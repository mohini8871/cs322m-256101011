==> flow/design.v <==
module link_top (
    input  wire clk,
    input  wire rst,
    output wire done
);
    wire        req_w;
    wire        ack_w;
    wire [7:0]  data_w;
    wire [7:0]  last_byte_w;
    master_fsm u_master (
        .clk (clk),
        .rst (rst),
        .ack (ack_w),
        .req (req_w),
        .data(data_w),
        .done(done)
    );
    slave_fsm u_slave (
        .clk      (clk),
        .rst      (rst),
        .req      (req_w),
        .data_in  (data_w),
        .ack      (ack_w),
        .last_byte(last_byte_w)
    );
endmodule
module master_fsm (
    input  wire       clk,
    input  wire       rst,        
    input  wire       ack,        
    output reg        req,        
    output reg [7:0]  data,       
    output reg        done        
);
    localparam integer N_BYTES = 4;
    reg [7:0] rom [0:N_BYTES-1];
    initial begin
        rom[0] = 8'hA0;
        rom[1] = 8'hA1;
        rom[2] = 8'hA2;
        rom[3] = 8'hA3;
    end
    reg [2:0] idx;
    localparam [2:0] S_IDLE     = 3'd0,
                     S_DRIVE    = 3'd1,  
                     S_WAIT_ACK = 3'd2,  
                     S_DROP_REQ = 3'd3,  
                     S_NEXT     = 3'd4,  
                     S_DONE     = 3'd5;  
    reg [2:0] state, nstate;
    always @(posedge clk) begin
        if (rst) begin
            state <= S_IDLE;
            req   <= 1'b0;
            data  <= 8'h00;
            done  <= 1'b0;
            idx   <= 3'd0;
        end else begin
            state <= nstate;
            done  <= 1'b0;
            case (state)
                S_IDLE: begin
                    idx  <= 3'd0;
                    req  <= 1'b0;
                    data <= 8'h00;
                end
                S_DRIVE: begin
                    data <= rom[idx];
                    req  <= 1'b1;
                end
                S_WAIT_ACK: begin
                    req  <= 1'b1;
                    data <= rom[idx];
                end
                S_DROP_REQ: begin
                    req  <= 1'b0;
                    data <= rom[idx];
                end
                S_NEXT: begin
                    if (idx < (N_BYTES-1)) begin
                        idx <= idx + 3'd1;
                    end
                end
                S_DONE: begin
                    req  <= 1'b0;
                    done <= 1'b1;  
                end
                default: ;
            endcase
        end
    end
    always @* begin
        nstate = state;
        case (state)
            S_IDLE:     nstate = S_DRIVE;
            S_DRIVE:    nstate = S_WAIT_ACK;
            S_WAIT_ACK: nstate = (ack ? S_DROP_REQ : S_WAIT_ACK);
            S_DROP_REQ: nstate = S_NEXT;
            S_NEXT:     nstate = (idx == (N_BYTES-1)) ? S_DONE : S_DRIVE;
            S_DONE:     nstate = S_DONE;  
            default:    nstate = S_IDLE;
        endcase
    end
endmodule
module slave_fsm (
    input  wire       clk,
    input  wire       rst,         
    input  wire       req,         
    input  wire [7:0] data_in,     
    output reg        ack,         
    output reg [7:0]  last_byte    
);
    localparam [1:0] W_WAIT_REQ  = 2'd0,
                     W_ASSERT    = 2'd1,  
                     W_HOLD      = 2'd2,  
                     W_DROP      = 2'd3;  
    reg [1:0] state, nstate;
    reg [1:0] hold_cnt;  
    always @(posedge clk) begin
        if (rst) begin
            state     <= W_WAIT_REQ;
            ack       <= 1'b0;
            last_byte <= 8'h00;
            hold_cnt  <= 2'd0;
        end else begin
            state <= nstate;
            case (state)
                W_WAIT_REQ: begin
                    ack <= 1'b0;
                    if (req) begin
                        last_byte <= data_in;
                        ack       <= 1'b1;
                        hold_cnt  <= 2'd0;
                    end
                end
                W_ASSERT: begin
                    ack <= 1'b1;
                    hold_cnt <= hold_cnt + 2'd1;
                end
                W_HOLD: begin
                    ack <= 1'b1;
                end
                W_DROP: begin
                    ack <= 1'b0;
                end
            endcase
        end
    end
    always @* begin
        nstate = state;
        case (state)
            W_WAIT_REQ: begin
                if (req) nstate = W_ASSERT;
            end
            W_ASSERT: begin
                if (hold_cnt == 2'd1) nstate = W_HOLD;  
                else nstate = W_ASSERT;
            end
            W_HOLD: begin
                if (!req) nstate = W_DROP;
            end
            W_DROP: begin
                nstate = W_WAIT_REQ;
            end
            default: nstate = W_WAIT_REQ;
        endcase
    end
endmodule
# == From RTL to reports: link_top ==
# The steps from the RTL of link_top to its reports follow in flow order.
# Line numbers count from 1 in the design file above.
# Cell names lack the library's common part.
# Not given: --
# setup
top,link_top
clock_port,clk
lib,sky130hd
lib_corner,tt_025C_1v80

# == Elaborated design ==
# Yosys after proc, flatten, opt, wreduce and memory -nomap, before mapping. Memory bits, and registers merged into a memory's read port (data or address), are not among the register bits. Print and check cells are not counted. Equal cells are merged and count once.
# word_totals
ff_bits,13
input_bits,2
output_inout_bits,1
word_cells,49
# op_classes
n_addsub,2
compare,1
n_eq,13
n_mux,15
reduce_logical,11
# ops
operator,count
3-bit parallel mux with 6-bit select,1
3-bit by 2-bit == test with 1-bit output (second input constant),3
2-bit parallel mux with 4-bit select,1
2-bit two-way mux,4
2-bit AND reduction,3
2-bit nonzero test,3
3-bit == test (second input constant),2
3-bit parallel mux with 2-bit select,1
3-bit two-way mux,2
2-bit by 1-bit == test with 1-bit output (second input constant),2
2-bit == test (second input constant),2
2-bit inequality test (second input constant),2
2-bit OR reduction,2
2-bit parallel mux with 2-bit select,1
3-bit by 1-bit adder with 3-bit output (second input constant),1
3-bit by 1-bit == test with 1-bit output (second input constant),1
3-bit by 2-bit less-than comparator with 1-bit output (second input constant),1
3-bit zero test,1
3-bit OR reduction,1
1-bit parallel mux with 3-bit select,1
1-bit two-way mux,3
2-bit by 1-bit adder with 2-bit output (second input constant),1
2-bit by 1-bit inequality test with 1-bit output (second input constant),1
2-bit zero test,1
1-bit parallel mux with 2-bit select,1

# == Depth ==
# Yosys ltp: most cells in a row. Word level: on the elaborated netlist, between registers, memories and ports. Mapped: between sequential cells and ports; inverters and the memories' decode and read muxes count.
# depth
word_depth,3
abc_area,0
ltp_mapped,5
mapped_depth_nobuf,5

# == Netlist ==
# The flow's flattened synthesis, as Yosys stat reports it; memories are mapped. The netlist is that of the ABC_AREA named above (0 if unset); the other value can give another one.
# The area totals of this step are shown rounded.
# by_type
cell_type,count,type_area_um2
dfxtp_1,18,360.346
ha_1,3,37.536
a21oi_1,7,35.034
nor2_1,8,30.029
nor2b_1,4,25.024
inv_1,5,18.768
nand2b_1,3,18.768
nand3b_1,2,15.014
nor2b_4,1,13.763
nand2_1,3,11.261
buf_2,2,10.01
nand3_1,2,10.01
o21ai_0,2,10.01
a211o_1,1,8.758
a21oi_2,1,8.758
a311oi_1,1,8.758
o31a_1,1,8.758
a22oi_1,1,7.507
# Other cell types: 5; their cells: 5.
# mapped
mapped_cells,70
synth_area_um2,673
seqArea_um2,360
flip_flops,18
buffers,2
# By module: a second synthesis without flattening, with its own total; a netlist apart from the flattened one above.
# unflattened
cells_unflattened,127
area_unflattened_um2,1300
# Each row is one instance without its submodules.
# modules
module,n_inst,n_cells,mod_area_um2,seq_area_um2
slave_fsm,1,65,672,300
master_fsm,1,62,628,320
link_top,1,0,0.0,0.0

# == Timing after synthesis ==
# Path of least setup slack by OpenSTA after synthesis, without wires, with an ideal clock, recovery checks aside; 20% of the period is set as input and as output delay. Where synthesis merged equal registers, the netlist keeps one of their names.
# synth_timing
kind,register to register
from,register u_master.idx[0]
to,register u_master.idx[2]
period_ps,1310
setup_time_ps,87
t_first_pin_ps,0
arrival_ps,984
t_required_ps,1223
path_slack_ps,239
path_delay_ps,1071
path_stages,6
n_path_buf,0
period_less_setup_slack_ps,1071
# "path_delay_ps" = arrival - input delay + setup time.
# "path_stages": output pins that drive a net of the path, with the launching flip-flop's if there is one; two outputs of one cell count as two.
# "period_less_setup_slack_ps" = period - worst setup slack (recovery checks aside). The figure is calculated, with input and output delays left at 20% of the set period.
# The rows between start and end are the longest chain of elaborated cells between them; the timing report does not say that the signal goes this way. Where chains are equally long, one stands for them.
# A line is the first line of the expression or statement that the cell stems from. Yosys adds cells for indexed reads and writes and turns some case tables into memories.
# At most two assigning lines are given for a register; there are more.
# synth_via
cell_sequence,dfxtp_1 -> ha_1 -> ha_1 -> nor2_1 -> nand3_1 -> o31ai_1
elab_chain_len,3
cone_cells,6
cone_lines,3
classes_between,add/sub: 1; compare: 1; eq/ne: 1; mux: 2; reduce/logical: 1
# synth_rtl
item,line,source
from (decl),43,reg [2:0] idx;
from (assign),57,idx   <= 3'd0;
from (assign),81,idx <= idx + 3'd1;
3-bit by 1-bit adder with 3-bit output,81,
3-bit two-way mux,80,if (idx < (N_BYTES-1)) begin
3-bit parallel mux with 2-bit select,61,case (state)
to (assign),63,idx  <= 3'd0;
to (assign),81,
to (decl),43,

# == Path in the finished layout ==
# Path of least setup slack in the final report of run A (OpenROAD, finished layout, wires in). Where an end is a register, its clock arrival counts in the times.
# The report prints the path's times to 10 ps; the period is as set.
# layout_timing
kind,register to register
from,register u_master.idx[0]
to,register u_master.idx[2]
period_ps,1120
setup_time_ps,100
t_first_pin_ps,290
arrival_ps,1230
t_required_ps,1300
path_slack_ps,70
path_stages,6
n_path_buf,0
# The rows between start and end are the longest chain of elaborated cells between them; the timing report does not say that the signal goes this way. Where chains are equally long, one stands for them.
# At most two assigning lines are given for a register; there are more.
# layout_via
cell_sequence,dfxtp_4 -> ha_4 -> ha_4 -> nor2_2 -> nand3_1 -> o31ai_1
elab_chain_len,3
cone_cells,6
cone_lines,3
classes_between,add/sub: 1; compare: 1; eq/ne: 1; mux: 2; reduce/logical: 1
# layout_rtl
item,line,source
from (decl),43,reg [2:0] idx;
from (assign),57,idx   <= 3'd0;
from (assign),81,idx <= idx + 3'd1;
3-bit by 1-bit adder with 3-bit output,81,
3-bit two-way mux,80,if (idx < (N_BYTES-1)) begin
3-bit parallel mux with 2-bit select,61,case (state)
to (assign),63,idx  <= 3'd0;
to (assign),81,
to (decl),43,

# Record of 2 stored runs of the RTL-to-layout flow on link_top, platform sky130hd. The runs are unordered. Constraints: input delay and output delay 20% of the set period each, output load 0.01 pF.
# "period_reached_ps": clock period set for the run, less the worst setup slack. It is reckoned from that one timing run; input and output delays stay at 20% of the period that was set.
# "timing.worst_path_ps": the worst setup path's part of the clock period (all of it between registers, 20% less for each end at a port) less its slack. A launch clock that arrives late makes it longer, a capture clock that arrives late makes it shorter.
# "timing.worst_path_ps" is known to 10 ps.
# The measured numbers are rounded.
# Among the settings, . means not set for that run.
stored run,period_ns,CORE_UTILIZATION,SETUP_SLACK_MARGIN,PLACE_DENSITY_LB_ADDON,ABC_AREA,GPL_ROUTABILITY_DRIVEN,MIN_ROUTING_LAYER,CAP_MARGIN,CORE_MARGIN,SLEW_MARGIN,PLACE_DENSITY,CORE_ASPECT_RATIO,CELL_PAD_IN_SITES_DETAIL_PLACEMENT,CTS_CLUSTER_SIZE,yosys_chip_area_um2,total_die_area_um2,final_cell_area_um2,final_util_frac,fin_ws_ps,fin_tns_ps,ws_hold_ps,period_reached_ps,timing.worst_path_ps,timing.worst_path_kind
run A,1.12,21,0.16,0.24,0,1,met1,20,2,20,.,.,.,.,673,3670,873,0.286,75,0,436,1045,1050,register to register
run B,1.7,21,.,.,0,.,met2,20,4,20,0.43,1.99,2,46,673,4230,791,0.262,279,0,462,1421,1080,register to output
